==> flow/design.v <==
`timescale 1ns/10ps
module regfile (rdAddr1, rdAddr2, rdData1, rdData2, rdPC, wrAddr, wrData, wrPC, wrEn, clk, rst);
    input  logic [ 3:0] rdAddr1, rdAddr2, wrAddr;
    input  logic        clk, rst, wrEn;
    input  logic [31:0] wrData, wrPC;
    output logic [31:0] rdData1, rdData2, rdPC;
    logic [15:0][31:0] mem;
    assign rdData1 = mem[rdAddr1];
    assign rdData2 = mem[rdAddr2];
    always_ff @(posedge clk)
        rdPC <= mem[15];
    always_ff @(negedge clk) begin
        if (rst) mem <= '0;
        else begin
            if (wrEn && wrAddr < 15) mem[wrAddr] <= wrData;
            mem[15] <= wrPC;
        end
    end
endmodule
* Reports on regfile
Tool output for the design above, in the order of the flow. Line numbers count from 1 in the design file above. Operators carry their Yosys type and port widths (W data, S select, Z words). Library cell names are shortened. The mark n/a stands for no value.
Set-up: top regfile, clock clk, cell library sky130hd, corner tt_025C_1v80

* After elaboration
Yosys after proc, flatten, opt, wreduce and memory -nomap, before mapping. Enables and synchronous resets that opt folds into registers are not counted as muxes. Memory bits, and registers merged into a memory's read port (data or address), are not among the register bits. Print and check cells are not counted. Equal cells are merged and count once.
Storage and ports: flip-flop bits (word level) 544, output and inout bits 96, word-level cells 13
Cells by class: add/subtract/negate cells 1, order comparisons 1, shift operators 4, bitwise logic cells 3, reductions and logical operators 1
Operator list (count):
- $shiftx A512 B10 Y32 | 2
- $shift A32 B33 Y480 | 1
- $shift A32 B33 Y480 const A | 1
- $and A480 B480 Y480 | 1
- $or A480 B480 Y480 | 1
- $not A480 Y480 | 1
- $neg A9 Y33 | 1
- $lt A4 B4 Y1 const B | 1
- $logic_and A1 B1 Y1 | 1

* Logic depth
Yosys ltp: most cells in a row. Word level: on the elaborated netlist, between registers, memories and ports. Mapped: between sequential cells and ports; inverters and the memories' decode and read muxes count.
Logic depth: depth after elaboration 5, ABC_AREA 0, depth in mapped cells 9

* After synthesis
Yosys stat after the flow's synthesis: flattened, memories mapped to cells. It holds for the ABC_AREA given above (unset counts as 0); a run with the other value may have another netlist.
Cell types:
- dfxtp_1 | count 544, area in all 1.09E+04 um2
- mux4_2 | count 256, area in all 5765.53 um2
- mux2i_1 | count 448, area in all 4.48E+03 um2
- nand2b_1 | count 481, area in all 3.01E+03 um2
- a22oi_1 | count 128, area in all 960.922 um2
- clkbuf_1 | count 143, area in all 536.765 um2
- nand2_1 | count 130, area in all 487.968 um2
- buf_2 | count 54, area in all 270.259 um2
- nor2b_1 | count 37, area in all 231.472 um2
- a21oi_1 | count 32, area in all 160.154 um2
- buf_6 | count 12, area in all 135.13 um2
- buf_1 | count 19, area in all 71.318 um2
- nand3_4 | count 4, area in all 70.067 um2
- a2111oi_4 | count 2, area in all 55.053 um2
- nand3_1 | count 11, area in all 55.053 um2
- ha_1 | count 3, area in all 37.536 um2
- and2_1 | count 4, area in all 25.024 um2
- nor4_2 | count 2, area in all 25.024 um2
Other cell types: 12; their cells: 21.
Mapped netlist: cell count 2331, cell area after synthesis 27401.3 um2, sequential part of the area 10890.4 um2, flip-flops 544, buffer cells 231

Memo
Re: implementation data of regfile

Flow measurements of regfile on sky130hd: 2 stored runs with different settings, listed in no order. Input and output delays are each 20% of the period that was set; the output load is 0.01 pF.
"total power after layout": no workload was simulated; the value follows from the tool's default switching activity.

* Run A | settings: period_ns 3.8; CORE_UTILIZATION 50; CORE_ASPECT_RATIO 0.68; TNS_END_PERCENT 55; ABC_AREA 0; GPL_TIMING_DRIVEN 1; GPL_ROUTABILITY_DRIVEN 1; CTS_CLUSTER_SIZE 25; CAP_MARGIN 15; MAX_ROUTING_LAYER met5; CORE_MARGIN 2; SLEW_MARGIN 20 | results: worst hold slack 461 ps; worst slack on setup checks -890 ps; total die area 56726.3 um2; total power after layout 15957 uW; Yosys chip area after synthesis 27401.3 um2; standard-cell area of the final layout 37263.2 um2
* Run B | settings: period_ns 10.9; CORE_UTILIZATION 46; PLACE_DENSITY_LB_ADDON 0.12; CORE_ASPECT_RATIO 1.92; CELL_PAD_IN_SITES_GLOBAL_PLACEMENT 2; TNS_END_PERCENT 75; ABC_AREA 0; GPL_TIMING_DRIVEN 1; CTS_CLUSTER_SIZE 32; SLEW_MARGIN 25; MAX_ROUTING_LAYER met4; CAP_MARGIN 20; CORE_MARGIN 2 | results: worst hold slack 464 ps; worst slack on setup checks 621 ps; total die area 61641.2 um2; total power after layout 5246 uW; Yosys chip area after synthesis 27401.3 um2; standard-cell area of the final layout 33498.4 um2
